==> flow/design.v <==
`timescale 1ns/1ps
module spi_bit_engine_v2 #(
           parameter integer MAX_BITS = 1024
       )(
           input  wire                 clk,
           input  wire                 rst_n,
           input  wire                 start,
           input  wire [15:0]          bit_count,
           input  wire                 cpol,
           input  wire                 cpha,
           input  wire                 present_first_bit,
           input  wire [MAX_BITS-1:0]  tx_bits,
           input  wire                 keep_cs,
           input  wire                 qd_mode_en,
           input  wire                 auto_reload,      
           output reg  [MAX_BITS-1:0]  rx_bits,
           output reg                  sclk,
           output reg                  cs_n,
           output reg                  busy,
           output reg                  done,
           inout  wire                 dq0,
           inout  wire                 dq1,
           inout  wire                 dq2,
           inout  wire                 dq3
       );
localparam S_IDLE = 2'd0;
localparam S_CS   = 2'd1;
localparam S_RUN  = 2'd2;
localparam S_END  = 2'd3;
reg                  dout;
reg                  dq2_oe_n;             
reg                  dq3_oe_n;             
reg                  int_keep_cs;
reg [MAX_BITS-1:0]   sh_rx;
reg [15:0]           idx_tx;
reg [15:0]           shifts_left;
reg [15:0]           samples_left;
reg [16:0]           half_edges_rem;
reg                  running;
reg [15:0]           bit_count_latch;      
reg                  auto_reload_latch;    
reg [1:0]            state;
reg [1:0]            nstate;
wire                 sg_din;
wire [3:0]           qd_din;
wire                 leading_next;
wire                 trailing_next;
wire                 do_sample_next;
wire                 do_shift_next;
assign sg_din     = dq1;
assign qd_din[0]  = dq0;
assign qd_din[1]  = dq1;
assign qd_din[2]  = dq2;
assign qd_din[3]  = dq3;
assign dq0        = (qd_mode_en ? 1'bz : dout);
assign dq1        = (qd_mode_en ? 1'bz : 1'bz);
assign dq2        = (dq2_oe_n ? 1'bz : 1'b1);
assign dq3        = (dq3_oe_n ? 1'bz : 1'b1);
assign leading_next   = (sclk == cpol);
assign trailing_next  = ~leading_next;
assign do_sample_next = (cpha == 1'b0) ? leading_next  : trailing_next;
assign do_shift_next  = (cpha == 1'b0) ? trailing_next : leading_next;
always @(posedge clk or negedge rst_n) begin
    if (!rst_n) begin
        state <= S_IDLE;
    end
    else begin
        state <= nstate;
    end
end
always @* begin
    nstate = state;
    case (state)
        S_IDLE:
            if (start && bit_count != 0)
                nstate = S_CS;
        S_CS  :
            nstate = S_RUN;
        S_RUN :
            if (!running)
                nstate = S_END;
            else
                nstate = S_RUN;
        S_END :
            nstate = S_IDLE;
        default:
            nstate = S_IDLE;
    endcase
end
always @(posedge clk or negedge rst_n) begin
    if (!rst_n) begin
        sclk               <= 1'b0;
        cs_n               <= 1'b1;
        dout               <= 1'b0;
        busy               <= 1'b0;
        done               <= 1'b0;
        running            <= 1'b0;
        sh_rx              <= {MAX_BITS{1'b0}};
        rx_bits            <= {MAX_BITS{1'b0}};
        idx_tx             <= 16'd0;
        shifts_left        <= 16'd0;
        samples_left       <= 16'd0;
        half_edges_rem     <= 17'd0;
        int_keep_cs        <= 1'b0;
        bit_count_latch    <= 16'd0;
        auto_reload_latch  <= 1'b0;
        dq2_oe_n           <= 1'b1;
        dq3_oe_n           <= 1'b1;
    end
    else begin
        done      <= 1'b0;
        dq2_oe_n  <= qd_mode_en;
        dq3_oe_n  <= qd_mode_en;
        case (state)
            S_IDLE: begin
                busy        <= 1'b0;
                cs_n        <= (int_keep_cs ? cs_n : 1'b1);
                sclk        <= cpol;
                dout        <= 1'b0;
                running     <= 1'b0;
                if (start && bit_count != 0) begin
                    busy            <= 1'b1;
                    sh_rx           <= {MAX_BITS{1'b0}};
                    rx_bits         <= {MAX_BITS{1'b0}};
                    samples_left    <= bit_count;
                    half_edges_rem  <= (qd_mode_en ? {1'b0, bit_count} >> 1
                                        : {1'b0, bit_count} << 1);
                    int_keep_cs     <= keep_cs;
                    bit_count_latch   <= bit_count;
                    auto_reload_latch <= auto_reload;
                    if (!cpha && present_first_bit) begin
                        dout        <= tx_bits[bit_count-1];
                        shifts_left <= (bit_count > 1) ? (bit_count - 1) : 16'd0;
                        idx_tx      <= (bit_count > 1) ? (bit_count - 2) : 16'd0;
                    end
                    else begin
                        shifts_left <= bit_count;
                        idx_tx      <= bit_count - 1;
                    end
                end
                else begin
                    int_keep_cs <= keep_cs;
                end
            end
            S_CS: begin
                cs_n    <= 1'b0;
                running <= 1'b1;
            end
            S_RUN: begin
                if (running) begin
                    if (do_shift_next && (shifts_left != 0)) begin
                        dout        <= tx_bits[idx_tx];
                        idx_tx      <= idx_tx - 16'd1;
                        shifts_left <= shifts_left - 16'd1;
                    end
                    if (do_sample_next && (samples_left != 0)) begin
                        if (qd_mode_en) begin
                            sh_rx        <= {sh_rx[MAX_BITS-5:0], qd_din};
                            samples_left <= samples_left - 16'd4;
                        end
                        else begin
                            sh_rx        <= {sh_rx[MAX_BITS-2:0], sg_din};
                            samples_left <= samples_left - 16'd1;
                        end
                    end
                    if (half_edges_rem > 17'd1) begin
                        sclk           <= ~sclk;
                        half_edges_rem <= half_edges_rem - 17'd1;
                    end
                    else begin
                        sclk           <= ~sclk;
                        half_edges_rem <= 17'd0;
                        if (auto_reload_latch && auto_reload) begin
                            rx_bits        <= sh_rx;
                            sh_rx          <= {MAX_BITS{1'b0}};
                            samples_left   <= bit_count_latch;
                            shifts_left    <= bit_count_latch;
                            idx_tx         <= bit_count_latch - 1;
                            half_edges_rem <= (qd_mode_en ? {1'b0, bit_count_latch} >> 1
                                               : {1'b0, bit_count_latch} << 1);
                            done           <= 1'b1;   
                        end
                        else begin
                            running <= 1'b0;
                        end
                    end
                end
            end
            S_END: begin
                cs_n    <= (int_keep_cs ? cs_n : 1'b1);
                rx_bits <= sh_rx;
                done    <= 1'b1;
            end
        endcase
    end
end
endmodule
`timescale 1ns/1ps
module spi_eeprom_iface (
           input   wire    clk,
           input   wire    rst_n,
           output  wire    sclk,
           output  wire    cs_n,
           inout   wire    d_dq0,
           inout   wire    q_dq1,
           inout   wire    w_n_dq2,
           inout   wire    hold_n_dq3,
           input   wire    [23:0]  addr,
           input   wire    addr_vld,
           input   wire    wr_rd_sel,
           input   wire    id_mem_sel,
           input   wire    [7:0]   erase_ctrl,
           input   wire    [9:0]   data_len,
           input   wire    [7:0]   wdata,
           output  reg     wdata_rdy,
           input   wire    wdata_vld,
           output  reg     [7:0]   rdata,
           input   wire    rdata_rdy,
           output  reg     rdata_vld,
           output  wire    [9:0]   data_cntr,
           output  reg     busy
       );
localparam ST_IDLE      = 3'd0;
localparam ST_WRCTL     = 3'd1;
localparam ST_QDDMY     = 3'd2;
localparam ST_INST      = 3'd3;
localparam ST_TRANS     = 3'd4;
localparam ST_WRPOLL    = 3'd5;
localparam ST_END       = 3'd6;
localparam  EEP_WREN  = 8'h06;
localparam  EEP_RDSR  = 8'h05;
localparam  EEP_FQREAD = 8'h6B;
localparam  EEP_PGWR  = 8'h02;
localparam  EEP_PGER  = 8'hDB;
localparam  EEP_SCER  = 8'h20;
localparam  EEP_BKER  = 8'hD8;
localparam  EEP_CHER  = 8'hC7;
localparam  EEP_FRDID = 8'h8B;
localparam  EEP_WRID  = 8'h82;
reg [2:0]   state;
reg [1:0]   current_op_mode;
reg erase_trig;
reg [7:0]   int_erase_ctrl;
localparam SPI_CPOL = 1'b0;
localparam SPI_CPHA = 1'b0;
localparam OP_READ  = 2'd0;
localparam OP_WRITE = 2'd1;
localparam OP_ERASE = 2'd2;
reg  spi_start;
reg  [15:0] spi_bit_cnt;
reg  [39:0] spi_tx_bits;
wire [39:0] spi_rx_bits;
wire spi_busy;
wire spi_done;
(* syn_maxfan = 4 *)reg  spi_keep_cs;  
reg  spi_quad_en;
reg  spi_auto_reload;
reg  [3:0] dummy_cnt;
reg [9:0] data_cntr_int;
reg data_cntr_eq_len;
reg data_cntr_lt_len_m1;
assign data_cntr = data_cntr_int;
spi_bit_engine_v2 #(
                      .MAX_BITS(40)
                  ) spi_master_i (
                      .clk                (clk),
                      .rst_n              (rst_n),
                      .start              (spi_start),
                      .bit_count          (spi_bit_cnt),
                      .present_first_bit  (1'b1),
                      .tx_bits            (spi_tx_bits),
                      .rx_bits            (spi_rx_bits),
                      .busy               (spi_busy),
                      .done               (spi_done),
                      .keep_cs            (spi_keep_cs),
                      .qd_mode_en         (spi_quad_en),
                      .cpol               (SPI_CPOL),
                      .cpha               (SPI_CPHA),
                      .auto_reload        (spi_auto_reload),
                      .dq0                (d_dq0),
                      .dq1                (q_dq1),
                      .dq2                (w_n_dq2),
                      .dq3                (hold_n_dq3),
                      .sclk               (sclk),
                      .cs_n               (cs_n)
                  );
always @(posedge clk or negedge rst_n) begin
    if (!rst_n) begin
        state           <= ST_IDLE;
        rdata           <= 8'd0;
        spi_start       <= 1'b0;
        spi_tx_bits     <= 40'd0;
        spi_keep_cs     <= 1'b0;
        spi_quad_en     <= 1'b0;
        spi_auto_reload <= 1'b0;
        data_cntr_int   <= 9'd0;
        rdata_vld       <= 1'b0;
        wdata_rdy       <= 1'b0;
        busy            <= 1'b0;
        int_erase_ctrl  <= 8'd0;
        erase_trig      <= 1'b0;
        dummy_cnt       <= 4'd0;
        current_op_mode <= OP_READ;
        data_cntr_eq_len    <= 1'b0;
        data_cntr_lt_len_m1 <= 1'b0;
    end
    else begin
        spi_start <= 1'b0;
        busy <= (state != ST_IDLE);
        data_cntr_eq_len    <= (data_cntr_int == data_len);
        data_cntr_lt_len_m1 <= (data_cntr_int < (data_len - 1));
        case (state)
            ST_IDLE: begin
                rdata       <= 8'd0;
                spi_tx_bits <= 40'd0;
                spi_keep_cs <= 1'b0;
                spi_quad_en <= 1'b0;
                spi_auto_reload <= 1'b0;   
                rdata_vld   <= 1'b0;
                data_cntr_int   <= 9'd0;
                wdata_rdy   <= 1'b0;
                dummy_cnt   <= 4'd0;
                if (int_erase_ctrl[0] != erase_ctrl[0]) begin
                    erase_trig      <= 1'b1;
                    int_erase_ctrl  <= erase_ctrl;
                    current_op_mode <= OP_ERASE;
                end
                else
                    erase_trig      <= 1'b0;
                if (erase_trig) begin
                    current_op_mode <= OP_ERASE;
                    spi_bit_cnt <= 16'd8;
                    spi_tx_bits <= EEP_WREN;
                    spi_keep_cs <= 1'b0;
                    spi_quad_en <= 1'b0;
                    spi_start   <= 1'b1;
                    state       <= ST_WRCTL;
                end
                else if (addr_vld) begin
                    if (wr_rd_sel) begin
                        spi_bit_cnt <= 16'd8;
                        spi_tx_bits <= EEP_WREN;
                        spi_keep_cs <= 1'b0;
                        spi_quad_en <= 1'b0;
                        spi_start   <= 1'b1;
                        state       <= ST_WRCTL;
                        current_op_mode <= OP_WRITE;
                    end
                    else begin
                        spi_bit_cnt <= 16'd32;
                        if (id_mem_sel)
                            spi_tx_bits <= (EEP_FRDID << 24) | addr;
                        else
                            spi_tx_bits <= (EEP_FQREAD << 24) | addr;
                        spi_keep_cs <= 1'b1;
                        spi_quad_en <= 1'b0;
                        spi_start <= 1'b1;
                        state <= ST_QDDMY;
                        current_op_mode <= OP_READ;
                    end
                end
            end
            ST_WRCTL: begin
                if (spi_done) begin
                    spi_bit_cnt <= 16'd32;
                    spi_keep_cs <= 1'b1;
                    if (current_op_mode == OP_ERASE) begin
                        spi_keep_cs <= 1'b0;
                        case (int_erase_ctrl[2:1])
                            2'b00: begin
                                spi_tx_bits <= EEP_CHER;
                                spi_bit_cnt <= 16'd8;
                            end
                            2'b01:
                                spi_tx_bits <= (EEP_PGER << 24) | addr;
                            2'b10:
                                spi_tx_bits <= (EEP_SCER << 24) | addr;
                            2'b11:
                                spi_tx_bits <= (EEP_BKER << 24) | addr;
                        endcase
                    end
                    else if (id_mem_sel)
                        spi_tx_bits <= (EEP_WRID << 24) | addr;
                    else
                        spi_tx_bits <= (EEP_PGWR << 24) | addr;
                    spi_quad_en <= 1'b0;
                    spi_start <= 1'b1;
                    state <= ST_INST;
                end
            end
            ST_QDDMY: begin
                if (spi_done) begin
                    spi_tx_bits     <= 40'd0;
                    spi_keep_cs     <= 1'b1;
                    spi_bit_cnt     <= 16'd8;
                    spi_quad_en     <= (id_mem_sel ? 1'b0 : 1'b1);
                    spi_auto_reload <= 1'b0;
                    spi_start       <= 1'b0;
                    state           <= ST_INST;
                end
            end
            ST_INST: begin
                if (current_op_mode == OP_ERASE) begin
                    if (spi_done) begin
                        spi_bit_cnt <= 16'd16;
                        spi_tx_bits <= (EEP_RDSR << 8);
                        spi_keep_cs <= 1'b1;
                        spi_quad_en <= 1'b0;
                        spi_start   <= 1'b1;
                        wdata_rdy   <= 1'b0;
                        state       <= ST_WRPOLL;
                    end
                end
                else if (wr_rd_sel) begin
                    wdata_rdy <= spi_done;
                    if (wdata_vld && !(spi_busy || spi_start)) begin
                        spi_bit_cnt <= 16'd8;
                        spi_tx_bits <= wdata;
                        spi_keep_cs <= data_cntr_lt_len_m1;
                        spi_quad_en <= 1'b0;
                        spi_start   <= 1'b1;
                        data_cntr_int   <= data_cntr_int + 9'd1;
                        wdata_rdy   <= 1'b0;
                        state       <= ST_TRANS;
                    end
                end
                else begin
                    if (!spi_busy && !spi_start) begin
                        spi_bit_cnt     <= 16'd8;
                        spi_tx_bits     <= 40'd0;
                        spi_quad_en     <= (id_mem_sel ? 1'b0 : 1'b1);
                        spi_keep_cs     <= 1'b1;
                        spi_start       <= 1'b1;
                        dummy_cnt       <= dummy_cnt + 4'd1;
                        if (data_len > 1 && dummy_cnt > 3) begin
                            spi_auto_reload <= 1'b1;
                            state <= ST_TRANS;
                        end
                    end
                end
            end
            ST_TRANS: begin
                rdata_vld <= 1'b0;
                if (wr_rd_sel) begin
                    wdata_rdy <= spi_done;
                    if (data_cntr_eq_len) begin
                        if (spi_done) begin
                            spi_bit_cnt <= 16'd16;
                            spi_tx_bits <= (EEP_RDSR << 8);
                            spi_keep_cs <= 1'b1;
                            spi_quad_en <= 1'b0;
                            spi_start <= 1'b1;
                            wdata_rdy <= 1'b0;
                            state <= ST_WRPOLL;
                        end
                    end
                    else if (wdata_vld && !(spi_busy || spi_start)) begin
                        spi_bit_cnt <= 16'd8;
                        spi_tx_bits <= wdata;
                        spi_quad_en <= 1'b0;
                        spi_keep_cs <= data_cntr_lt_len_m1;
                        spi_start <= 1'b1;
                        data_cntr_int <= data_cntr_int + 9'd1;
                        wdata_rdy <= 1'b0;
                    end
                end
                else begin
                    if (spi_done) begin
                        data_cntr_int <= data_cntr_int + 9'd1;
                        rdata     <= spi_rx_bits[7:0];
                        rdata_vld <= 1'b1;
                        if (data_cntr_int >= data_len) begin
                            spi_auto_reload <= 1'b0;
                            state <= ST_END;
                        end
                    end
                end
            end
            ST_WRPOLL: begin
                rdata_vld <= 1'b0;
                if (spi_done) begin
                    spi_bit_cnt <= 16'd8;
                    spi_tx_bits <= 40'd0;
                    spi_quad_en <= 1'b0;
                    wdata_rdy <= 1'b0;
                    spi_keep_cs <= (spi_rx_bits & 8'h1);
                    spi_start <= 1'b1;
                    state <= (!(spi_rx_bits & 8'h1) ? ST_END : ST_WRPOLL);
                end
            end
            ST_END: begin
                if (wr_rd_sel || erase_trig) begin
                    if (spi_done) begin
                        dummy_cnt <= 4'd0;
                        state <= ST_IDLE;
                    end
                end
                else begin
                    rdata_vld <= 1'b0;
                    state <= ST_IDLE;
                end
            end
        endcase
    end
end
endmodule
From RTL to reports: spi_eeprom_iface
Tool output for the design above, in the order of the flow.
Line numbers count from 1 in the design file above.
Operators carry their Yosys type and port widths (W data, S select, Z words).
Library cell names are shortened.
{"block": "setup", "top": "spi_eeprom_iface", "clk_port": "clk", "lib": "sky130hd", "pvt_corner": "tt_025C_1v80"}

Word level
Source: Yosys, flattened and elaborated, memories not mapped. Widths are those after wreduce. Registers that Yosys merges into a memory's read port (data or address) are not register bits. Print and check cells do not count. Equal cells are merged and count once.
{"block": "word_totals", "register_bits": 236}
{"block": "op_classes", "add_sub_neg": 11, "n_cmp": 6, "equal": 48, "shifts": 2, "muxes": 185, "n_logic": 1, "n_reduce_logical": 57}
{"block": "op_table", "op": "$mux W40", "n": 16}
{"block": "op_table", "op": "$mux W16", "n": 29}
{"block": "op_table", "op": "$pmux W40 S5", "n": 1}
{"block": "op_table", "op": "$pmux W40 S4", "n": 1}
{"block": "op_table", "op": "$mux W32", "n": 5}
{"block": "op_table", "op": "$mux W17", "n": 6}
{"block": "op_table", "op": "$pmux W16 S2", "n": 3}
{"block": "op_table", "op": "$pmux W40 S2", "n": 1}
{"block": "op_table", "op": "$pmux W16 S5", "n": 1}
{"block": "op_table", "op": "$sub A16 B1 Y16 const B", "n": 4}
{"block": "op_table", "op": "$mux W1", "n": 63}
{"block": "op_table", "op": "$mux W10", "n": 6}
{"block": "op_table", "op": "$reduce_bool A16 Y1", "n": 3}
{"block": "op_table", "op": "$mux W3", "n": 16}
{"block": "op_table", "op": "$shiftx A40 B16 Y1", "n": 1}
{"block": "op_table", "op": "$shiftx A40 B17 Y1", "n": 1}
{"block": "op_table", "op": "$logic_not A40 Y1", "n": 1}
{"block": "op_table", "op": "$mux W8", "n": 5}
{"block": "op_table", "op": "$pmux W17 S2", "n": 1}
{"block": "op_table", "op": "$lt A10 B32 Y1", "n": 1}
{"block": "op_table", "op": "$pmux W10 S3", "n": 1}
{"block": "op_table", "op": "$ne A2 B2 Y1 const B", "n": 12}
{"block": "op_table", "op": "$reduce_bool A3 Y1", "n": 8}
{"block": "op_table", "op": "$pmux W8 S3", "n": 1}
{"block": "op_table", "op": "$ne A2 B1 Y1 const B", "n": 11}
{"block": "op_table", "op": "$reduce_and A5 Y1", "n": 4}
{"block": "op_table", "op": "$mux W4", "n": 5}
{"block": "op_table", "op": "$pmux W3 S6", "n": 1}
Not listed: further kinds 50, cells in them 102.

Longest topological paths
Yosys ltp: most cells in a row. Word level: on the elaborated netlist, between registers, memories and ports. Mapped: between sequential cells and ports; inverters and the memories' decode and read muxes count.
{"block": "logic_depth", "word_depth": 7, "abc_area": 0, "ltp_mapped": 13, "depth_no_buf": 9}

After synthesis
Yosys stat after the flow's synthesis: flattened, memories mapped to cells. It holds for the ABC_AREA given above (unset counts as 0); a run with the other value may have another netlist.
Totals and module areas in this step are rounded.
{"block": "by_type", "type": "dfrtp_1", "n": 176, "type_area_um2": 4.4E+03}
{"block": "by_type", "type": "o21ai_0", "n": 101, "type_area_um2": 505.485}
{"block": "by_type", "type": "nand2_1", "n": 129, "type_area_um2": 484.214}
{"block": "by_type", "type": "edfxtp_1", "n": 16, "type_area_um2": 480.461}
{"block": "by_type", "type": "ha_1", "n": 37, "type_area_um2": 462.944}
{"block": "by_type", "type": "mux4_2", "n": 19, "type_area_um2": 427.91}
{"block": "by_type", "type": "mux2i_1", "n": 40, "type_area_um2": 400.384}
{"block": "by_type", "type": "nor2_1", "n": 98, "type_area_um2": 367.853}
{"block": "by_type", "type": "a21oi_1", "n": 69, "type_area_um2": 345.331}
{"block": "by_type", "type": "clkbuf_1", "n": 83, "type_area_um2": 311.549}
{"block": "by_type", "type": "a22o_1", "n": 33, "type_area_um2": 289.027}
{"block": "by_type", "type": "nor3_1", "n": 47, "type_area_um2": 235.226}
{"block": "by_type", "type": "mux2_2", "n": 20, "type_area_um2": 225.216}
{"block": "by_type", "type": "xnor2_1", "n": 25, "type_area_um2": 218.96}
{"block": "by_type", "type": "inv_1", "n": 57, "type_area_um2": 213.955}
{"block": "by_type", "type": "a211oi_1", "n": 28, "type_area_um2": 210.202}
{"block": "by_type", "type": "xor2_1", "n": 21, "type_area_um2": 183.926}
{"block": "by_type", "type": "and2_1", "n": 29, "type_area_um2": 181.424}
Other cell types: 71; their cells: 403.
{"block": "mapped", "cell_count": 1431, "yosys_area_um2": 12920, "seqArea_um2": 4937, "ffs": 194}
By module: a second synthesis without flattening, with its own total; a netlist apart from the flattened one above.
{"block": "unflattened", "hier_cells": 1783, "area_unflattened_um2": 16120}
Each row is one instance without its submodules.
{"block": "by_module", "module": "spi_bit_engine_v2 #(MAX_BITS=40)", "instances": 1, "cells": 1246, "area_um2": 10690}
{"block": "by_module", "module": "spi_eeprom_iface", "instances": 1, "cells": 537, "area_um2": 5433}

Path before layout
Source: OpenSTA report_checks on the synthesized netlist (no wires, ideal clock, input and output delay 20% of the period each), path of least setup slack; recovery checks are left aside. Register names are those of the netlist, which keeps one name where synthesis merged equal registers.
{"block": "synth_path", "kind": "flip-flop to flip-flop", "startpoint": "register spi_bit_cnt[0]", "endpoint": "register spi_master_i.samples_left[14]", "clock_period_ps": 3310, "setup_ps": 126, "t_first_pin_ps": 0, "arrival_time_ps": 3068, "setup_slack_ps": 115, "delay_ps": 3194, "path_stages": 12, "n_path_buf": 3, "synth_period_reached_ps": 3195}
"delay_ps" is the arrival time less input delay plus setup time.
"path_stages": output pins that drive a net of the path, with the launching flip-flop's if there is one; two outputs of one cell count as two.
"synth_period_reached_ps" is the clock period less the worst setup slack; recovery checks do not enter. This is arithmetic on one report: input and output delays are still those of the set period (20% each).
Between the ends stands the longest chain of elaborated cells between them, by number of cells; it is not shown to be the way that was timed. Of several equally long chains one is given.
Each line given opens the expression or statement behind the cell; cells for indexed reads and writes are added by Yosys, which also makes memories of some case tables.
A register here has more assigning lines than the two given.
{"block": "synth_between", "path_cell_list": "edfxtp_1 > clkbuf_1 > buf_1 > inv_1 > ha_1 > or3b_2 > clkbuf_1 > o41ai_1 > a21oi_1 > nand2_1 > a211oi_1 > a311o_1", "elab_chain_len": 4, "cells_between": 6, "classes_between": "eq/ne: 1; mux: 2; reduce/logical: 3"}
{"block": "synth_rtl", "element": "start: declaration", "line": 250, "rtl": "reg  [15:0] spi_bit_cnt;"}
{"block": "synth_rtl", "element": "start: assignment", "line": 332, "rtl": "spi_bit_cnt <= 16'd8;"}
{"block": "synth_rtl", "element": "start: assignment", "line": 341, "rtl": "spi_bit_cnt <= 16'd8;"}
{"block": "synth_rtl", "element": "$reduce_bool A16 Y1", "line": 121, "rtl": "if (start && bit_count != 0) begin"}
{"block": "synth_rtl", "element": "$logic_and A1 B1 Y1", "line": 121}
{"block": "synth_rtl", "element": "$mux W16", "line": 121}
{"block": "synth_rtl", "element": "$pmux W16 S2", "line": 114, "rtl": "case (state)"}
{"block": "synth_rtl", "element": "end: assignment", "line": 125, "rtl": "samples_left    <= bit_count;"}
{"block": "synth_rtl", "element": "end: assignment", "line": 159, "rtl": "samples_left <= samples_left - 16'd4;"}
{"block": "synth_rtl", "element": "end: declaration", "line": 37, "rtl": "reg [15:0]           samples_left;"}

Path in the finished layout
From the final timing report of run A: the path of least setup slack in the routed layout; clock arrival at registers is part of the times.
The report prints the path's times to 10 ps; the period is as set.
{"block": "layout_path", "kind": "flip-flop to flip-flop", "startpoint": "register spi_master_i.half_edges_rem[12]", "endpoint": "register spi_master_i.samples_left[0]", "clock_period_ps": 3180, "setup_ps": 100, "t_first_pin_ps": 490, "arrival_time_ps": 3430, "setup_slack_ps": 140, "path_stages": 9, "n_path_buf": 2}
Between the ends stands the longest chain of elaborated cells between them, by number of cells; it is not shown to be the way that was timed. Of several equally long chains one is given.
A register here has more assigning lines than the two given.
{"block": "layout_between", "path_cell_list": "dfrtp_1 > or4_4 > or2_0 > or4_2 > buf_12 > o21ai_2 > buf_4 > a31oi_1 > o22a_1", "elab_chain_len": 4, "cells_between": 4, "lines_between": 3, "classes_between": "compare: 1; mux: 3"}
{"block": "layout_rtl", "element": "start: declaration", "line": 38, "rtl": "reg [16:0]           half_edges_rem;"}
{"block": "layout_rtl", "element": "start: assignment", "line": 126, "rtl": "half_edges_rem  <= (qd_mode_en ? {1'b0, bit_count} >> 1"}
{"block": "layout_rtl", "element": "start: assignment", "line": 168, "rtl": "half_edges_rem <= half_edges_rem - 17'd1;"}
{"block": "layout_rtl", "element": "$gt A17 B1 Y1", "line": 166, "rtl": "if (half_edges_rem > 17'd1) begin"}
{"block": "layout_rtl", "element": "$mux W16", "line": 166}
{"block": "layout_rtl", "element": "$mux W16", "line": 150, "rtl": "if (running) begin"}
{"block": "layout_rtl", "element": "$pmux W16 S2", "line": 114, "rtl": "case (state)"}
{"block": "layout_rtl", "element": "end: assignment", "line": 125, "rtl": "samples_left    <= bit_count;"}
{"block": "layout_rtl", "element": "end: assignment", "line": 159, "rtl": "samples_left <= samples_left - 16'd4;"}
{"block": "layout_rtl", "element": "end: declaration", "line": 37, "rtl": "reg [15:0]           samples_left;"}

Subject: spi_eeprom_iface on sky130hd, stored results

Hello all,

Settings and measured results of 2 stored flow runs for module spi_eeprom_iface (sky130hd), not sorted in any way. The constraints put input and output delay at 20% of the set period each and load the outputs with 0.01 pF.
By "achieved_period_ps" is meant the clock period of the run minus its worst setup slack. This is arithmetic on one report: input and output delays are still those of the set period (20% each).
"worstPathTime_ps" is the time allowed to the run's worst setup path (the clock period less input and output delay, where it has them) less its slack. Clock arrival times count: a late capture clock shortens it, a late launch clock lengthens it.
"power_mw": no workload was simulated; the value follows from the tool's default switching activity.
"worstPathTime_ps" is known to 10 ps.
Measured values are rounded.

Run A
==> flow/run.sh <==
#!/bin/bash
# the make line also repeats the synthesis and layout settings of config.mk as NAME=value (left out here)
make -C /OpenROAD-flow-scripts/flow DESIGN_CONFIG=/design/flow/config.mk WORK_HOME=/design/flow/orfs CLKGATE_MAP_FILE= finish
==> flow/config.mk <==
export PLATFORM = sky130hd
export DESIGN_NAME = spi_eeprom_iface
export DESIGN_NICKNAME = spi_eeprom_iface
export VERILOG_FILES = /design/flow/design.v
export SDC_FILE = /design/flow/constraint.sdc
export NUM_CORES = 4
export LEC_CHECK = 0
export CAP_MARGIN = 20
export CELL_PAD_IN_SITES_GLOBAL_PLACEMENT = 1
export CORE_MARGIN = 4
export CORE_UTILIZATION = 20
export GPL_TIMING_DRIVEN = 1
export PLACE_DENSITY_LB_ADDON = 0.25
export SLEW_MARGIN = 35
==> flow/constraint.sdc <==
create_clock -name core_clock -period 3.18 [get_ports {clk}]
set_input_delay 0.6360 -clock core_clock [delete_from_list [all_inputs] [get_ports {clk}]]
set_output_delay 0.6360 -clock core_clock [all_outputs]
set_load 0.01 [all_outputs]

==> results of run A, as JSON <==
{
  "fin_util_frac": 0.248,
  "power_mw": 5.086,
  "achieved_period_ps": 3037,
  "setup_tns_ps": 0,
  "fin_ws_ps": 143,
  "cell_area_final_um2": 15730,
  "worstPathTime_ps": 3040,
  "worst_setup_path_type": "flip-flop to flip-flop",
  "design.die.area_um2": 68720,
  "synthesis_area_um2": 12920
}

Run B
==> flow/run.sh <==
#!/bin/bash
# the make line also repeats the synthesis and layout settings of config.mk as NAME=value (left out here)
make -C /OpenROAD-flow-scripts/flow DESIGN_CONFIG=/design/flow/config.mk WORK_HOME=/design/flow/orfs CLKGATE_MAP_FILE= finish
==> flow/config.mk <==
export PLATFORM = sky130hd
export DESIGN_NAME = spi_eeprom_iface
export DESIGN_NICKNAME = spi_eeprom_iface
export VERILOG_FILES = /design/flow/design.v
export SDC_FILE = /design/flow/constraint.sdc
export NUM_CORES = 4
export LEC_CHECK = 0
export CAP_MARGIN = 20
export CORE_MARGIN = 2
export CORE_UTILIZATION = 40
export SETUP_SLACK_MARGIN = 0.44
export SLEW_MARGIN = 20
==> flow/constraint.sdc <==
create_clock -name core_clock -period 3.24 [get_ports {clk}]
set_input_delay 0.6480 -clock core_clock [delete_from_list [all_inputs] [get_ports {clk}]]
set_output_delay 0.6480 -clock core_clock [all_outputs]
set_load 0.01 [all_outputs]

==> results of run B, as JSON <==
{
  "fin_ws_ps": 493,
  "power_mw": 4.783,
  "achieved_period_ps": 2747,
  "fin_util_frac": 0.475,
  "cell_area_final_um2": 15080,
  "setup_tns_ps": 0,
  "synthesis_area_um2": 12920,
  "design.die.area_um2": 33750,
  "worstPathTime_ps": 2750,
  "worst_setup_path_type": "flip-flop to flip-flop"
}

Thanks
